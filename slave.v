==> flow/design.v <==
module  slave
(
    input       sys_clk     ,
    input       reset       ,
    input       vaild       ,
    input [7:0] master_data ,
    output reg  ready
);
reg     [7:0]   receive_data;
reg    [7:0]    ready_cnt;
always@(posedge sys_clk or posedge reset)
begin
    if(reset == 1'b1)
        ready_cnt <= 1'b0;
    else    if(ready_cnt == 8'd255)
        ready_cnt <= 1'b0;
    else
        ready_cnt <= ready_cnt + 1'b1;
end
reg     d0_ready;
reg     ready_d0;
reg     vaild_d0;
reg [7:0]   receive_data_d0;
always@(posedge sys_clk)
begin
    ready_d0 <= ready;
    ready <= d0_ready;
    receive_data <= receive_data_d0;
    vaild_d0 <= vaild;
end
always@(posedge sys_clk or posedge reset)
begin
    if(reset == 1'b1)
        d0_ready <= 1'b0;
    else    if(ready_cnt == 8'd9)
        d0_ready <= 1'b1;
    else    if(ready_cnt == 8'd22)
        d0_ready <= 1'b0;
    else    if(ready_cnt == 8'd26)
        d0_ready <= 1'b1;
    else
        d0_ready <= d0_ready;
end
always@(posedge sys_clk or posedge reset)
begin
    if(reset == 1'b1)
        receive_data_d0 <= 1'b0;
    else    if(vaild_d0 & ready_d0)
        receive_data_d0 <= master_data;
    else
        receive_data_d0 <= receive_data_d0;
end
endmodule
## From RTL to reports: slave

Tool output for the design above, in the order of the flow.
Line numbers count from 1 in the design file above.
Cell names lack the library's common part.
A cell with n/a has no value.

| design | value |
|---|---|
| top module | slave |
| clock port | sys_clk |
| cell library | sky130hd |
| corner | tt_025C_1v80 |

## After elaboration

Yosys after proc, flatten, opt, wreduce and memory -nomap, before mapping. Memory bits, and registers merged into a memory's read port (data or address), are not among the register bits. Print and check cells are not counted. Equal cells are merged and count once.

| storage and ports | value |
|---|---|
| flip-flop bits (word level) | 10 |
| latch bits | 0 |
| RAM bits | 0 |
| ROM bits | 0 |
| word width x clocked read ports | 0 |
| memories | 0 |
| input port bits | 11 |
| output and inout port bits | 1 |

| cells by class | value |
|---|---|
| add/subtract/negate cells | 1 |
| $mul | 0 |
| div/mod/pow operators | 0 |
| $lt $le $gt $ge | 0 |
| eq/ne operators | 4 |
| shifts and indexed selects | 0 |
| mux-type cells | 4 |
| bitwise gates (word level) | 0 |
| reductions and logical operators | 1 |

Operator list:

| cell | number |
|---|---|
| equality test 8 x 5 -> 1 bit with constant B | 2 |
| adder 8 x 1 -> 8 bit with constant B | 1 |
| equality test 8 x 4 -> 1 bit with constant B | 1 |
| equality test 8 bit with constant B | 1 |
| 2-to-1 mux 8 bit | 1 |
| nonzero test 3 bit | 1 |
| 2-to-1 mux 1 bit | 3 |

## Longest topological paths

Yosys ltp: most cells in a row. Word level: on the elaborated netlist, between registers, memories and ports. Mapped: between sequential cells and ports; inverters and the memories' decode and read muxes count.

| depth | value |
|---|---|
| word-level depth | 4 |
| ABC_AREA | 0 |
| depth in mapped cells | 5 |
| gate-level depth less buffers | 5 |

## Netlist

Source: synth_stat.txt of the flow (Yosys; design flattened, memories mapped). It holds for the ABC_AREA given above (unset counts as 0); a run with the other value may have another netlist.
Totals and module areas in this step are rounded.

| mapped netlist | value |
|---|---|
| cell count | 45 |
| chip area (Yosys) | 488 um^2 |
| flip-flop cells | 10 |
| buffer cells | 1 |

Cells by type:

| cell type | number | total area (um^2) |
|---|---|---|
| dfrtp_1 | 9 | 225.216 |
| ha_1 | 3 | 37.536 |
| dfxtp_1 | 1 | 20.019 |
| nand4b_1 | 2 | 17.517 |
| xnor2_1 | 2 | 17.517 |
| xor2_1 | 2 | 17.517 |
| inv_1 | 4 | 15.014 |
| nand3_1 | 3 | 15.014 |
| nor2_1 | 4 | 15.014 |
| nand4_1 | 2 | 12.512 |
| buf_6 | 1 | 11.261 |
| mux2_1 | 1 | 11.261 |
| a41oi_1 | 1 | 8.758 |
| and2_4 | 1 | 8.758 |
| o41ai_1 | 1 | 8.758 |
| a21boi_0 | 1 | 7.507 |
| a22oi_1 | 1 | 7.507 |
| nand2_1 | 2 | 7.507 |

Other cell types: 4; their cells: 4.

## Path before layout

OpenSTA on the mapped netlist: ideal clock, no wires. The path of least setup slack (recovery checks aside). Input and output delay are each 20% of the period. Register names are those of the netlist, which keeps one name where synthesis merged equal registers.

| timing post-synthesis | value |
|---|---|
| path type | register -> register |
| start | register ready_cnt[0] |
| end | register d0_ready |
| clock period | 1140 ps |
| data arrival time | 1068 ps |
| required time | 1012 ps |
| slack | -56 ps |
| delay of the path | 1196 ps |
| driving pins on the path | 6 |
| path buffers | 0 |
| synthesis period reached | 1196 ps |

"delay of the path" = arrival - input delay + setup time.
"driving pins on the path": output pins that drive a net of the path, with the launching flip-flop's if there is one; two outputs of one cell count as two.
"synthesis period reached" = period - worst setup slack (recovery checks aside). The figure is calculated, with input and output delays left at 20% of the set period.
Between the ends stands the longest chain of elaborated cells between them, by number of cells; it is not shown to be the way that was timed. Of several equally long chains one is given.
Each line given opens the expression or statement behind the cell; cells for indexed reads and writes are added by Yosys, which also makes memories of some case tables.
At most two assigning lines are given for a register; there are more.

| between the ends, post-synthesis | value |
|---|---|
| cell sequence | dfrtp_1 inv_1 ha_1 mux2_1 nand4b_1 nand2_1 |
| length of the longest elaborated chain | 4 |
| elaborated cells on any way between the ends | 7 |
| RTL lines with such cells | 3 |

Ends and longest elaborated chain, post-synthesis:

| item | line | text |
|---|---|---|
| start, declared | 10 | `reg    [7:0]    ready_cnt;` |
| start, assigned | 14 | `ready_cnt <= 1'b0;` |
| start, assigned | 18 | `ready_cnt <= ready_cnt + 1'b1;` |
| equality test 8 x 5 -> 1 bit | 39 | `else    if(ready_cnt == 8'd26)` |
| 2-to-1 mux 1 bit | 39 |  |
| 2-to-1 mux 1 bit | 37 | `else    if(ready_cnt == 8'd22)` |
| 2-to-1 mux 1 bit | 35 | `else    if(ready_cnt == 8'd9)` |
| end, assigned | 34 | `d0_ready <= 1'b0;` |
| end, assigned | 42 | `d0_ready <= d0_ready;` |
| end, declared | 20 | `reg     d0_ready;` |

Record of 2 stored runs of the RTL-to-layout flow on slave, platform sky130hd. The runs are unordered. Constraints: input delay and output delay 20% of the set period each, output load 0.01 pF.

#### Stored run 1

| setting | value |
|---|---|
| period_ns | `1.04` |
| CORE_UTILIZATION | `66` |
| PLACE_DENSITY_LB_ADDON | `0.07` |
| CORE_MARGIN | `2` |
| CTS_CLUSTER_SIZE | `59` |
| CAP_MARGIN | `20` |
| SLEW_MARGIN | `20` |

Incomplete, floorplanning halted on PDN-0185.

#### Stored run 2

| setting | value |
|---|---|
| period_ns | `1.06` |
| CORE_UTILIZATION | `69` |
| SETUP_SLACK_MARGIN | `0.09` |
| PLACE_DENSITY_LB_ADDON | `0.14` |
| CORE_MARGIN | `2` |
| TNS_END_PERCENT | `15` |
| ABC_AREA | `0` |
| GPL_ROUTABILITY_DRIVEN | `1` |
| CAP_MARGIN | `20` |
| SLEW_MARGIN | `5` |

Incomplete, floorplanning halted on PDN-0185.
