==> flow/design.v <==
module      master
(
    input           sys_clk     ,
    input           reset       ,
    input           ready       ,
    output   reg    vaild       ,
    output  reg[7:0]master_data 
);
reg     [7:0]   si_data;
always@(posedge sys_clk or posedge reset)
begin
    if(reset == 1'b1)
        si_data <= 8'd2;
    else    if(si_data == 8'd255)
        si_data <= 8'd2;
    else  
        si_data <= si_data + 1'b1;
end
reg    [7:0]    vaild_cnt;
always@(posedge sys_clk or posedge reset)
begin
    if(reset == 1'b1)
        vaild_cnt <= 1'b0;
    else    if(vaild_cnt == 8'd255)
        vaild_cnt <= 1'b0;
    else
        vaild_cnt <= vaild_cnt + 1'b1;
end
reg [7:0] si_data_d0;
reg [7:0] si_data_d1;
reg [7:0] si_data_d2;
reg [7:0] si_data_d3;
reg [7:0] si_data_d4;
reg [7:0] si_data_d5;
reg [7:0] si_data_d6;
always@(posedge sys_clk)
begin
    si_data_d0 <= si_data;
    si_data_d1 <= si_data_d0;
    si_data_d2 <= si_data_d1;
    si_data_d3 <= si_data_d2;
    si_data_d4 <= si_data_d3;
    si_data_d5 <= si_data_d4;
    si_data_d6 <= si_data_d5;
end
reg     [7:0]   wait_cnt;
always@(posedge sys_clk or posedge reset)
begin
    if(reset == 1'b1)
        wait_cnt <= 1'b0;
    else    if(vaild == 1'b1 && ready == 1'b0)
        wait_cnt <= wait_cnt + 1'b1;
    else    if(vaild == 1'b0 && ready == 1'b0 && wait_cnt != 1'b0)
        wait_cnt <= wait_cnt - 1'b1;
    else
        wait_cnt <= wait_cnt;
end
reg     vaild_d0;   
always@(posedge sys_clk)
begin
    vaild <= vaild_d0;
end
always@(posedge sys_clk or posedge reset)
begin
    if(reset == 1'b1)
        vaild_d0 <= 1'b0;
    else    if(vaild_cnt == 8'd10)  
        vaild_d0 <= 1'b1;
    else    if(vaild_cnt == 8'd15)  
        vaild_d0 <= 1'b0;
    else    if(vaild_cnt == 8'd20)
        vaild_d0 <= 1'b1;
    else
        vaild_d0 <= vaild_d0;
end
always@(posedge sys_clk or posedge reset)
begin
    if(reset == 1'b1)
        master_data <= 1'b0;
    else
    begin
        case(wait_cnt)
        8'd0: master_data <= si_data;
        8'd1: master_data <= si_data_d1;
        8'd2: master_data <= si_data_d2;
        8'd3: master_data <= si_data_d3;
        8'd4: master_data <= si_data_d4;
        8'd5: master_data <= si_data_d5;
        8'd6: master_data <= si_data_d6;
        default : master_data <= 1'b0; 
        endcase
    end
end
endmodule
# Step by step through the tools: master
# The steps from the RTL of master to its reports follow in flow order.
# Line numbers count from 1 in the design file above.
# Cell names lack the library's common part.
# Not given: --
dict set report inputs {
  top {master}
  clock {sys_clk}
  lib {sky130hd}
  lib_corner {tt_025C_1v80}
}

# Word-level counts
# Yosys after proc, flatten, opt, wreduce and memory -nomap, before mapping. Memory bits, and registers merged into a memory's read port (data or address), are not among the register bits. Print and check cells are not counted. Equal cells are merged and count once.
dict set report op_classes {
  mul 0
  mux 8
  n_reduce_logical 7
  n_shift 0
  n_logic 2
  n_div 0
  eq_ne 11
  n_cmp 0
  n_addsub 4
}
# cell n
set ops {}
lappend ops {{parallel mux 8 bit (select 7 bit)} 1}
lappend ops {{two-way mux 8 bit} 4}
lappend ops {{adder 8 x 1 -> 8 bit with constant B} 3}
lappend ops {{equality test 8 x 3 -> 1 bit with constant B} 3}
lappend ops {{equality test 8 x 2 -> 1 bit with constant B} 2}
lappend ops {{equality test 8 x 4 -> 1 bit with constant B} 2}
lappend ops {{equality test 8 bit with constant B} 2}
lappend ops {{subtractor 8 x 1 -> 8 bit with constant B} 1}
lappend ops {{equality test 8 x 1 -> 1 bit with constant B} 1}
lappend ops {{equality test 8 x 5 -> 1 bit with constant B} 1}
lappend ops {{zero test 8 bit} 1}
lappend ops {{nonzero test 8 bit} 1}
lappend ops {{logical AND 1 bit} 3}
lappend ops {{nonzero test 3 bit} 1}
lappend ops {{two-way mux 1 bit} 3}
lappend ops {{NOT 1 bit} 2}
lappend ops {{nonzero test 2 bit} 1}
dict set report bits {
  wordCells 45
  latch_bits 0
  romBits 0
  memories 0
  clocked_rd_ports_x_width 0
  ramBits 0
  reg_bits 90
  input_bits 3
  output_inout_bits 9
}

# Logic depth
# Longest topological path by Yosys (ltp), each cell counted once; first at word level (registers and memories cut), then after technology mapping (sequential cells cut; the memories' decode and read muxes count).
dict set report depth {
  ltp_word 5
  ABC_AREA 0
  mapped_depth 7
  depth_no_buf 6
}

# After synthesis
# Source: synth_stat.txt of the flow (Yosys; design flattened, memories mapped). It holds for the ABC_AREA given above (unset counts as 0); a run with the other value may have another netlist.
# Totals and module areas in this step are rounded.
dict set report synth_totals {
  ff_cells 90
  seq_area_mm2 0.00197
  synth_area_mm2 0.00309
  cell_count 244
}
# type n type_area_um2
set by_type {}
lappend by_type {dfxtp_1 57 1.14E+03}
lappend by_type {dfrtp_1 32 800.768}
lappend by_type {ha_1 9 112.608}
lappend by_type {xor2_1 11 96.342}
lappend by_type {a222oi_1 9 90.086}
lappend by_type {a221oi_1 7 61.309}
lappend by_type {a221o_2 5 56.304}
lappend by_type {xnor2_1 6 52.55}
lappend by_type {nand2_1 11 41.29}
lappend by_type {nor2_1 11 41.29}
lappend by_type {a211oi_1 5 37.536}
lappend by_type {inv_1 9 33.782}
lappend by_type {and3_1 5 31.28}
lappend by_type {nand3_1 6 30.029}
lappend by_type {o41ai_4 1 27.526}
lappend by_type {dfstp_2 1 26.275}
lappend by_type {a21oi_1 5 25.024}
lappend by_type {o21ai_0 5 25.024}
# Not listed: further types 29, cells in them 49.

# Path before layout
# Source: OpenSTA report_checks on the synthesized netlist (no wires, ideal clock, input and output delay 20% of the period each), path of least setup slack; recovery checks are left aside. Register names are those of the netlist, which keeps one name where synthesis merged equal registers.
dict set report synth_timing {
  kind {reg-to-reg}
  start {register wait_cnt[0]}
  end {register master_data[0]}
  path_buffers 1
  clock_period_ns 1.82
  path_slack_ns 0.074
  arrival_ns 1.619
  path_stages 7
  path_delay_ns 1.745
  setup_time_ns 0.126
  synth_period_reached_ns 1.746
}
# "path_delay_ns" = arrival - input delay + setup time.
# "path_stages" counts driving pins, that of a launching flip-flop among them; a cell with two outputs on the path counts twice.
# "synth_period_reached_ns" is the clock period less the worst setup slack; recovery checks do not enter. This is arithmetic on one report: input and output delays are still those of the set period (20% each).
# The rows between start and end are the longest chain of elaborated cells between them; the timing report does not say that the signal goes this way. Where chains are equally long, one stands for them.
# A line is the first line of the expression or statement that the cell stems from. Yosys adds cells for indexed reads and writes and turns some case tables into memories.
# A register here has more assigning lines than the two given.
dict set report synth_via {
  cell_sequence {dfrtp_1 > inv_1 > ha_1 > clkbuf_1 > a221oi_1 > a211oi_1 > a221o_2}
  elab_chain_cells 2
}
# item line
set synth_rtl {}
lappend synth_rtl {{start, declared} 46} ;# reg     [7:0]   wait_cnt;
lappend synth_rtl {{start, assigned} 52} ;# wait_cnt <= wait_cnt + 1'b1;
lappend synth_rtl {{start, assigned} 54} ;# wait_cnt <= wait_cnt - 1'b1;
lappend synth_rtl {{equality test 8 x 3 -> 1 bit} 82} ;# case(wait_cnt)
lappend synth_rtl {{parallel mux 8 bit (select 7 bit)} 82}
lappend synth_rtl {{end, assigned} 83} ;# 8'd0: master_data <= si_data;
lappend synth_rtl {{end, assigned} 84} ;# 8'd1: master_data <= si_data_d1;
lappend synth_rtl {{end, declared} 7} ;# output  reg[7:0]master_data

# Path in the finished layout
# Path of least setup slack in the final report of run A (OpenROAD, finished layout, wires in). Where an end is a register, its clock arrival counts in the times.
dict set report layout_timing {
  kind {reg-to-reg}
  start {register wait_cnt[0]}
  end {register master_data[1]}
  clock_period_ns 1.19
  setup_time_ns 0.12
  path_slack_ns -0.46
  arrival_ns 1.87
  path_stages 6
  path_buffers 1
}
# The rows between start and end are the longest chain of elaborated cells between them; the timing report does not say that the signal goes this way. Where chains are equally long, one stands for them.
# A register here has more assigning lines than the two given.
dict set report layout_via {
  cell_sequence {dfrtp_2 > buf_6 > ha_4 > a222oi_1 > a211oi_1 > a221o_2}
  elab_chain_cells 2
}
# item line
set layout_rtl {}
lappend layout_rtl {{start, declared} 46} ;# reg     [7:0]   wait_cnt;
lappend layout_rtl {{start, assigned} 52} ;# wait_cnt <= wait_cnt + 1'b1;
lappend layout_rtl {{start, assigned} 54} ;# wait_cnt <= wait_cnt - 1'b1;
lappend layout_rtl {{equality test 8 x 3 -> 1 bit} 82} ;# case(wait_cnt)
lappend layout_rtl {{parallel mux 8 bit (select 7 bit)} 82}
lappend layout_rtl {{end, assigned} 83} ;# 8'd0: master_data <= si_data;
lappend layout_rtl {{end, assigned} 84} ;# 8'd1: master_data <= si_data_d1;
lappend layout_rtl {{end, declared} 7} ;# output  reg[7:0]master_data

--- measured runs ---
Below are 2 stored runs of the flow (Yosys, OpenROAD; platform sky130hd) on master, each with its settings and what was measured, unordered. Constraints: input delay and output delay 20% of the set period each, output load 0.01 pF.
"timing.achieved_period_ns": clock period set for the run, less the worst setup slack. It is reckoned from that one timing run; input and output delays stay at 20% of the period that was set.
"worst_path_allowed_less_slack_ns" means the part of the period allowed to the worst setup path (the constraints hold back 20% at inputs and 20% at outputs) less its slack; where the path has registers, the arrival times of their clocks count too.
"design_power_mw" is the tool's figure for a default switching activity; nothing was simulated.
Values from the reports are rounded here.

# run A
==> flow/run.sh <==
#!/bin/bash
# the make line also repeats the synthesis and layout settings of config.mk as NAME=value (left out here)
make -C /OpenROAD-flow-scripts/flow DESIGN_CONFIG=/design/flow/config.mk WORK_HOME=/design/flow/orfs CLKGATE_MAP_FILE= finish
==> flow/config.mk <==
export PLATFORM = sky130hd
export DESIGN_NAME = master
export DESIGN_NICKNAME = master
export VERILOG_FILES = /design/flow/design.v
export SDC_FILE = /design/flow/constraint.sdc
export NUM_CORES = 4
export LEC_CHECK = 0
export ABC_AREA = 0
export CAP_MARGIN = 20
export CORE_ASPECT_RATIO = 1.61
export CORE_MARGIN = 2
export CORE_UTILIZATION = 25
export CTS_CLUSTER_DIAMETER = 313
export GPL_ROUTABILITY_DRIVEN = 0
export MAX_ROUTING_LAYER = met4
export MIN_ROUTING_LAYER = met1
export PLACE_DENSITY_LB_ADDON = 0.26
export SETUP_SLACK_MARGIN = -0.01
export SLEW_MARGIN = 20
==> flow/constraint.sdc <==
create_clock -name core_clock -period 1.19 [get_ports {sys_clk}]
set_input_delay 0.2380 -clock core_clock [delete_from_list [all_inputs] [get_ports {sys_clk}]]
set_output_delay 0.2380 -clock core_clock [all_outputs]
set_load 0.01 [all_outputs]

==> run A: results <==
tns_ns=-6.29
worst_setup_slack_ns=-0.459
synthesis_area_mm2=0.00309
die_mm2=0.0133
design_power_mw=9.06
timing.achieved_period_ns=1.649
layout_stdcell_area_mm2=0.00438
worst_path_allowed_less_slack_ns=1.65
worst_path_kind="reg-to-reg"
finish.utilization_pct=36.3

# run B
==> flow/run.sh <==
#!/bin/bash
# the make line also repeats the synthesis and layout settings of config.mk as NAME=value (left out here)
make -C /OpenROAD-flow-scripts/flow DESIGN_CONFIG=/design/flow/config.mk WORK_HOME=/design/flow/orfs CLKGATE_MAP_FILE= finish
==> flow/config.mk <==
export PLATFORM = sky130hd
export DESIGN_NAME = master
export DESIGN_NICKNAME = master
export VERILOG_FILES = /design/flow/design.v
export SDC_FILE = /design/flow/constraint.sdc
export NUM_CORES = 4
export LEC_CHECK = 0
export CAP_MARGIN = 20
export CELL_PAD_IN_SITES_DETAIL_PLACEMENT = 0
export CORE_ASPECT_RATIO = 1.05
export CORE_MARGIN = 3
export CORE_UTILIZATION = 68
export CTS_CLUSTER_DIAMETER = 378
export CTS_CLUSTER_SIZE = 18
export MAX_ROUTING_LAYER = met5
export PLACE_DENSITY = 0.66
export SETUP_SLACK_MARGIN = 0.12
export SLEW_MARGIN = 40
==> flow/constraint.sdc <==
create_clock -name core_clock -period 2.56 [get_ports {sys_clk}]
set_input_delay 0.5120 -clock core_clock [delete_from_list [all_inputs] [get_ports {sys_clk}]]
set_output_delay 0.5120 -clock core_clock [all_outputs]
set_load 0.01 [all_outputs]

==> run B: results <==
tns_ns=0.000
worst_setup_slack_ns=0.383
synthesis_area_mm2=0.00309
die_mm2=0.00538
design_power_mw=3.35
timing.achieved_period_ns=2.177
layout_stdcell_area_mm2=0.00345
worst_path_allowed_less_slack_ns=2.18
worst_path_kind="reg-to-reg"
finish.utilization_pct=81.0
--- end ---
